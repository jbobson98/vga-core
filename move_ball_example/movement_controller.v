==> flow/design.v <==
module movement_controller (
    input wire clk,
    input wire rst,
    input wire up,
    input wire down,
    input wire left,
    input wire right,
    input wire center,
    output reg [15:0] x_pos,
    output reg [15:0] y_pos
);
wire ms_10;  
wire [17:0] count;
flex_counter #(.MAX_COUNT(250_000), .WIDTH(18)) ms_counter 
    (.clk(clk), .rst(rst), .cen(1'b1), .maxcnt(ms_10), .count(count));
always @(posedge clk or posedge rst) begin
    if(rst) begin
        x_pos <= 0;
        y_pos <= 0;
    end else begin
        if(ms_10) begin
            if(right) x_pos <= x_pos + 1;
            if(left) x_pos <= x_pos - 1;
            if(up) y_pos <= y_pos - 1;
            if(down) y_pos <= y_pos + 1;
        end
    end
end
endmodule
module flex_counter #(
    parameter MAX_COUNT = 255,
    parameter WIDTH = 8 
)(
    input wire clk,
    input wire rst,
    input wire cen,     
    output reg maxcnt,  
    output reg [WIDTH-1 : 0] count
);
always @(posedge clk or posedge rst) begin
    if(rst) begin
        count <= 0;
        maxcnt <= 1'b0;
    end else begin
        if(cen) begin
            if(count < MAX_COUNT) begin
                count <= count + 1;
                maxcnt <= 1'b0;
            end else begin
                count <= 0;
                maxcnt <= 1'b1;
            end
        end
    end
end
endmodule
==> Reports on movement_controller <==
The steps from the RTL of movement_controller to its reports follow in flow order.
Lines are those of the file above, counted from 1.
Operators carry their Yosys type and port widths (W data, S select, Z words).
Library cell names are shortened.
{ "setup": {"top": "movement_controller", "clock": "clk", "lib": "sky130hd", "pvt_corner": "tt_025C_1v80"} }

==> Word level <==
Yosys after proc, flatten, opt, wreduce and memory -nomap, before mapping. Memory bits, and registers merged into a memory's read port (data or address), are not among the register bits. Print and check cells are not counted. Equal cells are merged and count once.
{ "classes": {"add_sub_neg": 5, "n_mux": 6, "compare": 1, "reduce_and_logical": 4} }
{ "op_table": {"columns": ["operator", "n"], "rows": [
  ["$mux W16", 4],
  ["$add A16 B1 Y16 const B", 2],
  ["$sub A16 B1 Y16 const B", 2],
  ["$add A18 B1 Y18 const B", 1],
  ["$lt A18 B18 Y1 const B", 1],
  ["$mux W18", 1],
  ["$reduce_and A2 Y1", 2],
  ["$reduce_bool A2 Y1", 2],
  ["$mux W1", 1]
]} }
{ "bits": {"output_inout_bits": 32, "inputBits": 7, "reg_bits": 51, "word_cells": 20} }

==> Longest topological paths <==
Longest topological path by Yosys (ltp), each cell counted once; first at word level (registers and memories cut), then after technology mapping (sequential cells cut; the memories' decode and read muxes count).
{ "depth": {"ltp_word": 3, "ABC_AREA": 0, "mapped_depth": 11, "ltp_nobuf": 9} }

==> Mapped cells and area <==
Yosys stat after the flow's synthesis: flattened, memories mapped to cells. It holds for the ABC_AREA given above (unset counts as 0); a run with the other value may have another netlist.
{ "by_type": {"columns": ["cell", "n", "type_area_um2"], "rows": [
  ["dfrtp_1", 51, 1.28E+03],
  ["ha_1", 29, 362.848],
  ["o21ai_0", 41, 205.197],
  ["nand2_1", 53, 198.941],
  ["xnor2_1", 22, 192.685],
  ["xor2_1", 15, 131.376],
  ["a21oi_1", 26, 130.125],
  ["nor2_1", 25, 93.84],
  ["nand3_1", 14, 70.067],
  ["inv_1", 16, 60.058],
  ["a21o_1", 7, 52.55],
  ["fa_1", 2, 40.038],
  ["clkbuf_1", 10, 37.536],
  ["o211ai_1", 5, 37.536],
  ["o31ai_1", 5, 37.536],
  ["a21oi_2", 4, 35.034],
  ["a31oi_1", 5, 31.28],
  ["a311oi_1", 3, 26.275]
]} }
Not listed: further types 33, cells in them 56.
{ "mapped": {"sequential_area_um2": 1276.2, "buf_cells": 12, "cells": 389, "ffs": 51, "synth_area_um2": 3453.3} }
By module: a second synthesis without flattening, with its own total; a netlist apart from the flattened one above.
{ "unflattened": {"cells_unflattened": 414, "area_unflattened_um2": 3641.0} }
Rows give one instance, submodules left out.
{ "by_module": {"columns": ["module", "n_inst", "n_cells", "mod_seq_area_um2", "mod_area_um2"], "rows": [
  ["movement_controller", 1, 313, 800.8, 2661.3],
  ["flex_counter", 1, 101, 475.5, 979.7]
]} }

==> Worst setup path after synthesis <==
OpenSTA on the mapped netlist: ideal clock, no wires. The path of least setup slack (recovery checks aside). Input and output delay are each 20% of the period. Register names are those of the netlist, which keeps one name where synthesis merged equal registers.
{ "synth_timing": {"path_kind": "in2reg", "start": "in down", "end": "reg y_pos[14]", "t_first_pin_ns": 0.640, "input_delay_ns": 0.640, "required_ns": 3.068, "driving_pins": 10, "setup_time_ns": 0.132, "arrival_time_ns": 2.595, "delay_ns": 2.087, "slack_ns": 0.473, "period_ns": 3.2, "n_path_buf": 1, "period_less_setup_slack_ns": 2.727} }
"delay_ns" is the arrival time less input delay plus setup time.
"driving_pins" counts driving pins, that of a launching flip-flop among them; a cell with two outputs on the path counts twice.
"period_less_setup_slack_ns" = period - worst setup slack (recovery checks aside). The figure is calculated, with input and output delays left at 20% of the set period.
Between the ends stands the longest chain of elaborated cells between them, by number of cells; it is not shown to be the way that was timed. Of several equally long chains one is given.
A line is the first line of the expression or statement that the cell stems from. Yosys adds cells for indexed reads and writes and turns some case tables into memories.
A register here has more assigning lines than the two given.
{ "synth_between": {"path_cell_list": "clkbuf_2 -> inv_1 -> ha_1 -> nor2b_4 -> o21ai_2 -> a21oi_2 -> nor2_2 -> o311ai_4 -> o211ai_1 -> or3b_1", "elab_chain_cells": 2, "cells_between": 3, "lines_between": 1, "cone_classes": "mux (1); reduce/logical (2)"} }
{ "synth_rtl": {"columns": ["element", "line_no", "source"], "rows": [
  ["from (decl)", 5, "input wire down,"],
  ["$reduce_bool A2 Y1", null, null],
  ["$reduce_and A2 Y1", null, null],
  ["to (assign)", 24, "if(up) y_pos <= y_pos - 1;"],
  ["to (assign)", 25, "if(down) y_pos <= y_pos + 1;"],
  ["to (decl)", 10, "output reg [15:0] y_pos"]
]} }

==> Worst path after layout <==
From the final timing report of run B: the path of least setup slack in the routed layout; clock arrival at registers is part of the times.
{ "layout_timing": {"path_kind": "in2reg", "start": "in down", "end": "reg y_pos[13]", "arrival_time_ns": 3.65, "slack_ns": 1.27, "input_delay_ns": 0.94, "driving_pins": 10, "setup_time_ns": 0.11, "t_first_pin_ns": 0.94, "period_ns": 4.71, "n_path_buf": 1, "required_ns": 4.92} }
Between the ends stands the longest chain of elaborated cells between them, by number of cells; it is not shown to be the way that was timed. Of several equally long chains one is given.
A register here has more assigning lines than the two given.
{ "layout_between": {"path_cell_list": "clkdlybuf4s50_1 -> inv_1 -> ha_1 -> a21o_1 -> a211oi_1 -> o21ai_0 -> a221oi_1 -> o21ai_0 -> xnor2_1 -> o21ai_0", "elab_chain_cells": 2, "cells_between": 3, "lines_between": 1, "cone_classes": "mux (1); reduce/logical (2)"} }
{ "layout_rtl": {"columns": ["element", "line_no", "source"], "rows": [
  ["from (decl)", 5, "input wire down,"],
  ["$reduce_bool A2 Y1", null, null],
  ["$reduce_and A2 Y1", null, null],
  ["to (assign)", 24, "if(up) y_pos <= y_pos - 1;"],
  ["to (assign)", 25, "if(down) y_pos <= y_pos + 1;"],
  ["to (decl)", 10, "output reg [15:0] y_pos"]
]} }

Ticket comment

Measured data: module movement_controller, platform sky130hd, 2 stored runs of the flow under differing settings, order arbitrary. Input and output delays are each 20% of the period that was set; the output load is 0.01 pF.
"clock_period_reached_ns": clock period set for the run, less the worst setup slack. It is reckoned from that one timing run; input and output delays stay at 20% of the period that was set.
"worst_setup_path_time_ns" means the part of the period allowed to the worst setup path (the constraints hold back 20% at inputs and 20% at outputs) less its slack; where the path has registers, the arrival times of their clocks count too.
"totalPower_uw" rests on the timing tool's default activity at the inputs, not on a simulated workload.

Run A
==> flow/run.sh <==
#!/bin/bash
# the make line also repeats the synthesis and layout settings of config.mk as NAME=value (left out here)
make -C /OpenROAD-flow-scripts/flow DESIGN_CONFIG=/design/flow/config.mk WORK_HOME=/design/flow/orfs CLKGATE_MAP_FILE= finish
==> flow/config.mk <==
export PLATFORM = sky130hd
export DESIGN_NAME = movement_controller
export DESIGN_NICKNAME = movement_controller
export VERILOG_FILES = /design/flow/design.v
export SDC_FILE = /design/flow/constraint.sdc
export NUM_CORES = 4
export LEC_CHECK = 0
export CAP_MARGIN = 20
export CELL_PAD_IN_SITES_DETAIL_PLACEMENT = 2
export CELL_PAD_IN_SITES_GLOBAL_PLACEMENT = 2
export CORE_MARGIN = 2
export CORE_UTILIZATION = 57
export CTS_CLUSTER_DIAMETER = 304
export SETUP_SLACK_MARGIN = -0.05
export SLEW_MARGIN = 20
==> flow/constraint.sdc <==
create_clock -name core_clock -period 1.86 [get_ports {clk}]
set_input_delay 0.3720 -clock core_clock [delete_from_list [all_inputs] [get_ports {clk}]]
set_output_delay 0.3720 -clock core_clock [all_outputs]
set_load 0.01 [all_outputs]

==> results of run A, as JSON <==
{
  "outcome": "incomplete, placement halted on GPL-0301"
}

Run B
==> flow/run.sh <==
#!/bin/bash
# the make line also repeats the synthesis and layout settings of config.mk as NAME=value (left out here)
make -C /OpenROAD-flow-scripts/flow DESIGN_CONFIG=/design/flow/config.mk WORK_HOME=/design/flow/orfs CLKGATE_MAP_FILE= finish
==> flow/config.mk <==
export PLATFORM = sky130hd
export DESIGN_NAME = movement_controller
export DESIGN_NICKNAME = movement_controller
export VERILOG_FILES = /design/flow/design.v
export SDC_FILE = /design/flow/constraint.sdc
export NUM_CORES = 4
export LEC_CHECK = 0
export ABC_AREA = 0
export CAP_MARGIN = 20
export CELL_PAD_IN_SITES_GLOBAL_PLACEMENT = 1
export CORE_MARGIN = 2
export CORE_UTILIZATION = 34
export CTS_CLUSTER_DIAMETER = 352
export GPL_ROUTABILITY_DRIVEN = 1
export HOLD_SLACK_MARGIN = 0.25
export MAX_ROUTING_LAYER = met5
export MIN_ROUTING_LAYER = met2
export PLACE_DENSITY_LB_ADDON = 0.12
export SETUP_SLACK_MARGIN = 0.76
export SLEW_MARGIN = 0
==> flow/constraint.sdc <==
create_clock -name core_clock -period 4.71 [get_ports {clk}]
set_input_delay 0.9420 -clock core_clock [delete_from_list [all_inputs] [get_ports {clk}]]
set_output_delay 0.9420 -clock core_clock [all_outputs]
set_load 0.01 [all_outputs]

==> results of run B, as JSON <==
{
  "worst_setup_path_time_ns": 2.49,
  "timing.worst_path_kind": "in2reg",
  "post_route_stdcell_area_um2": 4093.9,
  "synthesis_area_um2": 3453.3,
  "totalPower_uw": 789,
  "tns_setup_ns": 0.000,
  "die_um2": 10978.8,
  "final_setup_ws_ns": 1.275,
  "post_route_util_frac": 0.417,
  "timing.hold.ws_ns": 0.486,
  "clock_period_reached_ns": 3.435
}
