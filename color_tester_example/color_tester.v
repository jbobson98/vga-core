==> flow/design.v <==
module color_tester #(
    parameter CLK_FREQ = 100_000_000    
)(
    input wire clk,
    input wire rst,
    input wire [3:0] red_switches,
    input wire [3:0] green_switches,
    input wire [3:0] blue_switches,
    output wire [3:0] red_o,
    output wire [3:0] green_o,
    output wire [3:0] blue_o
);
genvar i;
generate
    for(i = 0; i < 4; i = i + 1) begin : red_switch_debouncers
        debouncer #(.CLK_FREQ(CLK_FREQ)) red_debouncer 
            (.clk(clk), .rst(rst), .btn_in(red_switches[i]), .btn_out(red_o[i]));
    end
    for(i = 0; i < 4; i = i + 1) begin : green_switch_debouncers
        debouncer #(.CLK_FREQ(CLK_FREQ)) green_debouncer 
            (.clk(clk), .rst(rst), .btn_in(green_switches[i]), .btn_out(green_o[i]));
    end
    for(i = 0; i < 4; i = i + 1) begin : blue_switch_debouncers
        debouncer #(.CLK_FREQ(CLK_FREQ)) blue_debouncer 
            (.clk(clk), .rst(rst), .btn_in(blue_switches[i]), .btn_out(blue_o[i]));
    end
endgenerate
endmodule
module debouncer #(
    parameter CLK_FREQ = 100_000_000,     
    parameter DEBOUNCE_MS = 20           
)(
    input wire clk,
    input wire rst,
    input wire btn_in,
    output reg btn_out
);
localparam integer DEBOUNCE_CYCLES = (CLK_FREQ / 1000) * DEBOUNCE_MS;
localparam integer COUNTER_WIDTH = $clog2(DEBOUNCE_CYCLES + 1);
reg [COUNTER_WIDTH-1 : 0] count;
wire synced_btn_in;
synchronizer sync (.clk(clk), .rst(rst), .async_in(btn_in), .sync_out(synced_btn_in));
always @(posedge clk or posedge rst) begin
    if(rst) begin
        count <= 0;
        btn_out <= 1'b0;
    end else begin
        if(synced_btn_in == btn_out) begin
            count <= 0;
        end else begin
            if(count == DEBOUNCE_CYCLES-1) begin
                btn_out <= synced_btn_in;
                count <= 0;
            end else begin
                count <= count + 1;
            end
        end
    end
end
endmodule
module synchronizer (
    input wire clk,
    input wire rst,
    input wire async_in,
    output wire sync_out
);
reg ff1, ff2;
assign sync_out = ff2;
always @(posedge clk or posedge rst) begin
    if (rst) begin
        ff1 <= 1'b0;
        ff2 <= 1'b0;
    end else begin
        ff1 <= async_in;
        ff2 <= ff1;
    end
end
endmodule
* Tool chain data of color_tester
Tool output for the design above, in the order of the flow.
Line numbers count from 1 in the design file above.
Library cell names are shortened.
A cell with -- has no value.
- Top module :: color_tester
- Clock :: clk
- Library :: sky130hd
- Corner :: tt_025C_1v80

* Elaborated design
Counts by Yosys on the flattened word-level netlist (proc, flatten, opt, wreduce; memories kept). Register bits leave out memories and registers merged into their read ports (data or address); mux counts leave out enables and synchronous resets folded into registers. Print and check cells are left out. Cells with the same type and inputs are merged into one.
- Elaborated cells :: 132
- Input port bits :: 14
- Register bits :: 288
- Output and inout bits :: 12
- Bitwise operators :: 12
- Add/subtract/negate cells :: 12
- Mux-type cells :: 24
- Equality and inequality tests :: 24
- Reduce/logical cells :: 12
** Operators with widths (count)
- 2-to-1 mux 21 bit :: 24
- adder 21 x 1 -> 21 bit (second input constant) :: 12
- equality test 21 bit (second input constant) :: 12
- AND reduction 2 bit :: 12
- equality test 1 bit :: 12
- inverter 1 bit :: 12

* Depth
Yosys ltp: most cells in a row. Word level: on the elaborated netlist, between registers, memories and ports. Mapped: between sequential cells and ports; inverters and the memories' decode and read muxes count.
- Depth in word-level cells :: 3
- ABC_AREA :: 0
- Mapped depth :: 7
- Gate-level depth less buffers :: 5

* After synthesis
The flow's flattened synthesis, as Yosys stat reports it; memories are mapped. The netlist is that of the ABC_AREA named above (0 if unset); the other value can give another one.
Totals and module areas in this step are rounded.
** Cells by type
- dfrtp_1 :: count 288, total area 7.21E+03 um^2
- xnor2_1 :: count 82, total area 718.189 um^2
- nor2_1 :: count 180, total area 675.648 um^2
- xor2_1 :: count 75, total area 656.88 um^2
- nand3_1 :: count 86, total area 430.413 um^2
- nand4_1 :: count 67, total area 419.152 um^2
- a21oi_1 :: count 81, total area 405.389 um^2
- or4_1 :: count 52, total area 390.374 um^2
- o31ai_1 :: count 42, total area 315.302 um^2
- or3_1 :: count 45, total area 281.52 um^2
- and4_1 :: count 30, total area 262.752 um^2
- nand2_1 :: count 70, total area 262.752 um^2
- o21ai_0 :: count 38, total area 190.182 um^2
- inv_1 :: count 48, total area 180.173 um^2
- ha_1 :: count 12, total area 150.144 um^2
- nor4_1 :: count 23, total area 143.888 um^2
- mux2_2 :: count 12, total area 135.13 um^2
- and3_1 :: count 16, total area 100.096 um^2
Other cell types: 34; their cells: 136.
- Mapped flip-flops :: 288
- Standard cells after synthesis :: 1383
- Cell area after synthesis :: 14000 um^2
- Sequential part of the area :: 7210 um^2
The figures by module come from a second, unflattened synthesis with its own total; it is not the netlist above.
- Cells (unflattened synthesis) :: 1452
- Area total of the unflattened synthesis :: 14700 um^2
Rows give one instance, submodules left out.
** By module
- debouncer #(CLK_FREQ=100000000) :: instances 12, cells 118, area 1170 um^2
- synchronizer :: instances 12, cells 3, area 53.8 um^2
- color_tester :: instances 1, cells 0, area 0.0 um^2

* Timing after synthesis
Source: OpenSTA report_checks on the synthesized netlist (no wires, ideal clock, input and output delay 20% of the period each), path of least setup slack; recovery checks are left aside. Register names are those of the netlist, which keeps one name where synthesis merged equal registers.
- Path type :: register to register
- From :: reg red_switch_debouncers[3].red_debouncer.count[0]
- To :: reg red_switch_debouncers[3].red_debouncer.count[18]
- Arrival :: 1938 ps
- Delay of the path :: 2015 ps
- Driving pins on the path :: 7
- Path slack :: 45 ps
- Buffers on the path :: 1
- Launch time at the first pin :: 0 ps
- Period :: 2060 ps
- Synthesis period reached :: 2015 ps
"delay of the path" is the arrival time less input delay plus setup time.
"driving pins on the path": output pins that drive a net of the path, with the launching flip-flop's if there is one; two outputs of one cell count as two.
"synthesis period reached" = period - worst setup slack (recovery checks aside). The figure is calculated, with input and output delays left at 20% of the set period.
The rows between start and end are the longest chain of elaborated cells between them; the timing report does not say that the signal goes this way. Where chains are equally long, one stands for them.
Each line given opens the expression or statement behind the cell; cells for indexed reads and writes are added by Yosys, which also makes memories of some case tables.
A register here has more assigning lines than the two given.
- Cells stage by stage :: dfrtp_1 > ha_1 > nand4_2 > or4_1 > buf_2 > or4_1 > a21oi_1
- Cells in the longest elaborated chain :: 3
** Ends and longest elaborated chain, post-synthesis
- from (decl) :: RTL line 40 : reg [COUNTER_WIDTH-1 : 0] count;
- from (assign) :: RTL line 45 : count <= 0;
- from (assign) :: RTL line 55 : count <= count + 1;
- adder 21 x 1 -> 21 bit :: RTL line 55
- 2-to-1 mux 21 bit :: RTL line 51 : if(count == DEBOUNCE_CYCLES-1) begin
- 2-to-1 mux 21 bit :: RTL line 48 : if(synced_btn_in == btn_out) begin
- to (assign) :: RTL line 49 : count <= 0;
- to (assign) :: RTL line 55
- to (decl) :: RTL line 40

* Worst path after layout
From the final timing report of flow run A: the path of least setup slack in the routed layout; clock arrival at registers is part of the times.
The report prints the path's times to 10 ps; the period is as set.
- Path type :: register to register
- From :: reg blue_switch_debouncers[3].blue_debouncer.count[13]
- To :: reg blue_switch_debouncers[3].blue_debouncer.count[20]
- Driving pins on the path :: 6
- Period :: 2620 ps
- Buffers on the path :: 1
- Path slack :: 440 ps
- Arrival :: 2570 ps
- Launch time at the first pin :: 510 ps
The rows between start and end are the longest chain of elaborated cells between them; the timing report does not say that the signal goes this way. Where chains are equally long, one stands for them.
A register here has more assigning lines than the two given.
- Cells stage by stage :: dfrtp_1 > or4b_1 > or4_4 > o21bai_4 > buf_4 > a21oi_1
- Cells in the longest elaborated chain :: 3
** Ends and longest elaborated chain, post-layout
- from (decl) :: RTL line 40 : reg [COUNTER_WIDTH-1 : 0] count;
- from (assign) :: RTL line 45 : count <= 0;
- from (assign) :: RTL line 55 : count <= count + 1;
- adder 21 x 1 -> 21 bit :: RTL line 55
- 2-to-1 mux 21 bit :: RTL line 51 : if(count == DEBOUNCE_CYCLES-1) begin
- 2-to-1 mux 21 bit :: RTL line 48 : if(synced_btn_in == btn_out) begin
- to (assign) :: RTL line 49 : count <= 0;
- to (assign) :: RTL line 55
- to (decl) :: RTL line 40

Measured data: module color_tester, platform sky130hd, 2 stored runs of the flow under differing settings, order arbitrary. Input and output delays are each 20% of the period that was set; the output load is 0.01 pF.
By "clock period achieved" is meant the clock period of the run minus its worst setup slack. This is arithmetic on one report: input and output delays are still those of the set period (20% each).
"critical path time": the worst setup path's part of the clock period (all of it between registers, 20% less for each end at a port) less its slack. A launch clock that arrives late makes it longer, a capture clock that arrives late makes it shorter.
By "power consumption" is meant OpenSTA's value without simulated activity: inputs other than the clock are taken to toggle once in ten clock periods, and the tool carries that through the logic.
"critical path time" is given in steps of 10 ps.
Results are given in rounded form.

** Flow run A
- Settings :: period_ns=2.62; CORE_UTILIZATION=36; SETUP_SLACK_MARGIN=0.24; PLACE_DENSITY_LB_ADDON=0.15; CORE_MARGIN=5; CELL_PAD_IN_SITES_DETAIL_PLACEMENT=0; TNS_END_PERCENT=75; CTS_CLUSTER_DIAMETER=158; CAP_MARGIN=0; MAX_ROUTING_LAYER=met4; SLEW_MARGIN=20
- Utilization in the final report :: 41.7%
- Clock period achieved :: 2177 ps
- Total negative slack on setup checks :: 0 ps
- Worst setup slack after layout :: 443 ps
- Area inside the die boundary :: 42900 um^2
- Lowest hold slack :: 346 ps
- Standard-cell area of the final layout :: 16100 um^2
- Cell area after synthesis :: 14000 um^2
- Critical path time :: 2180 ps
- Worst path kind :: register to register
- Power consumption :: 0.00984 W

** Flow run B
- Settings :: period_ns=3.09; CORE_UTILIZATION=35; PLACE_DENSITY=0.7; CORE_ASPECT_RATIO=1.8; CELL_PAD_IN_SITES_GLOBAL_PLACEMENT=1; TNS_END_PERCENT=75; ABC_AREA=0; SLEW_MARGIN=0; MAX_ROUTING_LAYER=met4; CAP_MARGIN=20; CORE_MARGIN=2
- Utilization in the final report :: 39.9%
- Clock period achieved :: 2341 ps
- Total negative slack on setup checks :: 0 ps
- Worst setup slack after layout :: 749 ps
- Area inside the die boundary :: 41600 um^2
- Lowest hold slack :: 350 ps
- Standard-cell area of the final layout :: 15800 um^2
- Cell area after synthesis :: 14000 um^2
- Critical path time :: 2340 ps
- Worst path kind :: register to register
- Power consumption :: 0.00807 W
