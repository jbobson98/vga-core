==> flow/design.v <==
module flex_counter #(
    parameter MAX_COUNT = 255,
    parameter WIDTH = 8 
)(
    input wire clk,
    input wire rst,
    input wire cen,     
    output reg maxcnt,  
    output reg [WIDTH-1 : 0] count
);
always @(posedge clk or posedge rst) begin
    if(rst) begin
        count <= 0;
        maxcnt <= 1'b0;
    end else begin
        if(cen) begin
            if(count < MAX_COUNT) begin
                count <= count + 1;
                maxcnt <= 1'b0;
            end else begin
                count <= 0;
                maxcnt <= 1'b1;
            end
        end
    end
end
endmodule
module vga_core (
    input wire clk,
    input wire rst,
    input wire [11:0] color_in,      
    output wire hsync,
    output wire vsync,
    output wire [11:0] color_o,      
    output wire [15:0] x_coord,      
    output wire [15:0] y_coord       
);
localparam integer HORZ_PIXELS = 1280;
localparam integer HORZ_FRONT_PORCH = 110;
localparam integer HORZ_BACK_PORCH = 220;
localparam integer HORZ_SYNC = 40;
localparam integer TOTAL_WIDTH = HORZ_PIXELS + HORZ_FRONT_PORCH + HORZ_BACK_PORCH + HORZ_SYNC;
localparam integer WIDTH_BITS = $clog2(TOTAL_WIDTH + 1);
localparam integer VERT_PIXELS = 720;
localparam integer VERT_FRONT_PORCH = 5;
localparam integer VERT_BACK_PORCH = 20;
localparam integer VERT_SYNC = 5;
localparam integer TOTAL_HEIGHT = VERT_PIXELS + VERT_FRONT_PORCH + VERT_BACK_PORCH + VERT_SYNC;
localparam integer HEIGHT_BITS = $clog2(TOTAL_HEIGHT + 1);
wire [WIDTH_BITS-1 : 0] x_loc;
wire [HEIGHT_BITS-1 : 0] y_loc;
wire video_active;
vga_sync_generator #(
    .HORZ_PIXELS(HORZ_PIXELS),
    .HORZ_FRONT_PORCH(HORZ_FRONT_PORCH),
    .HORZ_BACK_PORCH(HORZ_BACK_PORCH),
    .HORZ_SYNC(HORZ_SYNC),
    .VERT_PIXELS(VERT_PIXELS),
    .VERT_FRONT_PORCH(VERT_FRONT_PORCH),
    .VERT_BACK_PORCH(VERT_BACK_PORCH),
    .VERT_SYNC(VERT_SYNC)
) sync_gen (
    .clk(clk), 
    .rst(rst), 
    .hsync(hsync), 
    .vsync(vsync),
    .video_active(video_active),
    .x_loc(x_loc),
    .y_loc(y_loc)
);
assign color_o = (video_active) ? color_in : 12'b000000000000;
assign x_coord = x_loc;
assign y_coord = y_loc;
endmodule
module vga_sync_generator #(
    parameter HORZ_PIXELS = 640,
    parameter HORZ_FRONT_PORCH = 16,
    parameter HORZ_BACK_PORCH = 48,
    parameter HORZ_SYNC = 96,
    parameter VERT_PIXELS = 480,
    parameter VERT_FRONT_PORCH = 10,
    parameter VERT_BACK_PORCH = 33,
    parameter VERT_SYNC = 2,
    parameter TOTAL_WIDTH = HORZ_PIXELS + HORZ_FRONT_PORCH + HORZ_BACK_PORCH + HORZ_SYNC,
    parameter WIDTH_BITS = $clog2(TOTAL_WIDTH + 1),
    parameter TOTAL_HEIGHT = VERT_PIXELS + VERT_FRONT_PORCH + VERT_BACK_PORCH + VERT_SYNC,
    parameter HEIGHT_BITS = $clog2(TOTAL_HEIGHT + 1)
)(
    input wire clk,
    input wire rst,
    output reg hsync,   
    output reg vsync,   
    output reg video_active,
    output wire [WIDTH_BITS-1 : 0] x_loc,  
    output wire [HEIGHT_BITS-1 : 0] y_loc   
);
localparam integer HORZ_SYNC_START = HORZ_PIXELS + HORZ_BACK_PORCH - 1;
localparam integer HORZ_SYNC_END = HORZ_PIXELS + HORZ_BACK_PORCH + HORZ_SYNC - 1;
localparam integer VERT_SYNC_START = VERT_PIXELS + VERT_FRONT_PORCH - 1;
localparam integer VERT_SYNC_END = VERT_PIXELS + VERT_FRONT_PORCH + VERT_SYNC - 1;
wire x_loc_max;
flex_counter #(.MAX_COUNT(TOTAL_WIDTH-1), .WIDTH(WIDTH_BITS)) horizontal_counter 
    (.clk(clk), .rst(rst), .cen(1'b1), .maxcnt(x_loc_max), .count(x_loc));
wire y_loc_max;
flex_counter #(.MAX_COUNT(TOTAL_HEIGHT-1), .WIDTH(HEIGHT_BITS)) vertical_counter 
    (.clk(clk), .rst(rst), .cen(x_loc_max), .maxcnt(y_loc_max), .count(y_loc));
always @(posedge clk or posedge rst) begin
    if(rst) begin
        hsync <= 1'b1;
        vsync <= 1'b1;
        video_active <= 1'b0;
    end else begin
        if((x_loc >= 0) && (x_loc < HORZ_PIXELS) && (y_loc >= 0) && (y_loc < VERT_PIXELS)) begin
            video_active <= 1'b1;
        end else begin
            video_active <= 1'b0;
        end
        if((x_loc >= HORZ_SYNC_START) && (x_loc <= HORZ_SYNC_END)) begin
            hsync <= 1'b0;
        end else begin
            hsync <= 1'b1;
        end
        if((y_loc >= VERT_SYNC_START) && (y_loc <= VERT_SYNC_END)) begin
            vsync <= 1'b0;
        end else begin
            vsync <= 1'b1;
        end
    end
end
endmodule
* Tool chain data of vga_core
The steps from the RTL of vga_core to its reports follow in flow order. Line numbers count from 1 in the design file above. Operators: Yosys type, input widths -> output width; for muxes data width and select width s. Library cell names are shortened. The mark -- stands for no value.
Design: top vga_core, clock input clk, standard-cell library sky130hd, library corner tt_025C_1v80

* After elaboration
Source: Yosys, flattened and elaborated, memories not mapped. Widths are those after wreduce; folded enables and synchronous resets count as part of the registers. Registers that Yosys merges into a memory's read port (data or address) are not register bits. Print and check cells do not count. Equal cells are merged and count once.
Word-level totals: output and inout bits 46, input bits 14, word-level cells 30, register bits after elaboration 25
Cells by class: add/subtract/negate cells 2, mux-type cells 7, order comparisons 10, reduce/logical cells 5
Operators by type and width (number):
- $lt 11x11->1 const B | 2
- $lt 10x10->1 const B | 2
- $mux 12 | 1
- $add 11x1->11 const B | 1
- $ge 11x1->1 const B | 1
- $ge 11x11->1 const B | 1
- $le 11x11->1 const B | 1
- $mux 11 | 1
- $add 10x1->10 const B | 1
- $ge 10x1->1 const B | 1
- $ge 10x10->1 const B | 1
- $le 10x10->1 const B | 1
- $mux 10 | 1
- $logic_and 1x1->1 | 5
- $mux 1 | 4

* Depth
Depth = most cells in a row (Yosys ltp): at word level without a register or memory, in the mapped netlist without a sequential cell, where the memories' decode and read muxes count.
Logic depth: depth after elaboration 5, ABC_AREA 0, depth in mapped cells 7, mapped depth without buffers 6

* Mapped cells and area
The flow's flattened synthesis, as Yosys stat reports it; memories are mapped. The netlist is that of the ABC_AREA named above (0 if unset); the other value can give another one. Totals and module areas in this step are rounded.
Mapped netlist: mapped area 1424 µm², mapped cells 157, flip-flops 25, area of sequential cells 628.1 µm²
Cell types (number):
- dfrtp_1 | 23
- xnor2_1 | 13
- nor2_1 | 29
- buf_4 | 12
- and2_1 | 13
- dfstp_2 | 2
- ha_1 | 4
- nand4_1 | 5
- inv_1 | 8
- nand3_1 | 6
- nor3_1 | 6
- nand2_1 | 7
- o21ai_0 | 4
- xor2_1 | 2
- nor4_1 | 2
- nor4_2 | 1
- buf_6 | 1
- a21oi_1 | 2
Not listed: further types 16, cells in them 17. By module: a second synthesis without flattening, with its own total; a netlist apart from the flattened one above.
Second synthesis, totals: cells (unflattened synthesis) 171, area (unflattened synthesis) 1594 µm²
Each row is one instance without its submodules.
By module:
- flex_counter | times used 1, area 615.6 µm², cells 64
- flex_counter | times used 1, area 589.3 µm², cells 61
- vga_sync_generator | times used 1, area 206.4 µm², cells 21
- vga_core | times used 1, area 182.7 µm², cells 25

* Worst setup path after synthesis
OpenSTA on the mapped netlist: ideal clock, no wires. The path of least setup slack (recovery checks aside). Input and output delay are each 20% of the period. Register names are those of the netlist, which keeps one name where synthesis merged equal registers.
Path after synthesis: path type reg2reg, start reg sync_gen.vertical_counter.count[0], end reg sync_gen.vertical_counter.count[9], delay of the path 1.502 ns, period 1.83 ns, path slack 0.328 ns, data arrival time 1.381 ns, setup time 0.121 ns, required time 1.709 ns, driving pins on the path 8, synthesis period reached 1.502 ns
"delay of the path" is the arrival time less input delay plus setup time. "driving pins on the path" counts driving pins, that of a launching flip-flop among them; a cell with two outputs on the path counts twice. "synthesis period reached" is the clock period less the worst setup slack; recovery checks do not enter. This is arithmetic on one report: input and output delays are still those of the set period (20% each). Between the ends stands the longest chain of elaborated cells between them, by number of cells; it is not shown to be the way that was timed. Of several equally long chains one is given. Each line given opens the expression or statement behind the cell; cells for indexed reads and writes are added by Yosys, which also makes memories of some case tables. A register here has more assigning lines than the two given.
On the way, after synthesis: cell sequence dfrtp_1 inv_1 ha_1 nand3b_1 a21oi_1 o211a_1 buf_2 nor2_1, cells in the longest elaborated chain 2
RTL lines, path after synthesis:
- start: declaration | line 9 | output reg [WIDTH-1 : 0] count
- start: assignment | line 13 | count <= 0;
- start: assignment | line 18 | count <= count + 1;
- $add 10x1->10 | line 18
- $mux 10 | line 17 | if(count < MAX_COUNT) begin
- end: assignment | line 13
- end: assignment | line 18
- end: declaration | line 9

* Timing after layout
From the final timing report of run A: the path of least setup slack in the routed layout; clock arrival at registers is part of the times.
Path after layout: path type reg2out, start reg sync_gen.vertical_counter.count[0], end out y_coord[0], external output delay 0.36 ns, data arrival time 1.38 ns, required time 1.46 ns, driving pins on the path 3, path slack 0.07 ns, period 1.82 ns
A register here has more assigning lines than the two given.
On the way, after layout: cell sequence dfrtp_1 buf_4 clkdlybuf4s50_1, cells in the longest elaborated chain 0
RTL lines, path after layout:
- start: declaration | line 9 | output reg [WIDTH-1 : 0] count
- start: assignment | line 13 | count <= 0;
- start: assignment | line 18 | count <= count + 1;
- end: declaration | line 36 | output wire [15:0] y_coord

==> runs of vga_core <==
2 stored runs of vga_core in the flow (synthesis by Yosys, layout by OpenROAD, sky130hd cells), in arbitrary order. Constraints: input delay and output delay 20% of the set period each, output load 0.01 pF.
"allowed time less slack (worst setup path)": the worst setup path's part of the clock period (all of it between registers, 20% less for each end at a port) less its slack. A launch clock that arrives late makes it longer, a capture clock that arrives late makes it shorter.
By "total power after layout" is meant OpenSTA's value without simulated activity: inputs other than the clock are taken to toggle once in ten clock periods, and the tool carries that through the logic.
Measured values are rounded.

* Run A | settings: period_ns 1.82; CAP_MARGIN 20; CORE_MARGIN 2; CORE_UTILIZATION 40; SLEW_MARGIN 20 | results: worst slack on setup checks 0.074 ns; allowed time less slack (worst setup path) 1.38 ns; kind of the worst setup path reg2out; final setup TNS 0.000 ns; standard-cell area after routing 1929 µm²; total power after layout 0.0008851 W; post-synthesis cell area 1424 µm²; overall die area 4053 µm²
* Run B | settings: period_ns 1.12; CORE_UTILIZATION 25; PLACE_DENSITY_LB_ADDON 0.09; TNS_END_PERCENT 10; GPL_TIMING_DRIVEN 0; GPL_ROUTABILITY_DRIVEN 1; CTS_CLUSTER_SIZE 41; CTS_CLUSTER_DIAMETER 193; CAP_MARGIN 40; MAX_ROUTING_LAYER met4; CORE_MARGIN 2; SLEW_MARGIN 20 | results: worst slack on setup checks -0.257 ns; allowed time less slack (worst setup path) 1.38 ns; kind of the worst setup path reg2reg; final setup TNS -7.536 ns; standard-cell area after routing 2457 µm²; total power after layout 0.001661 W; post-synthesis cell area 1424 µm²; overall die area 6315 µm²
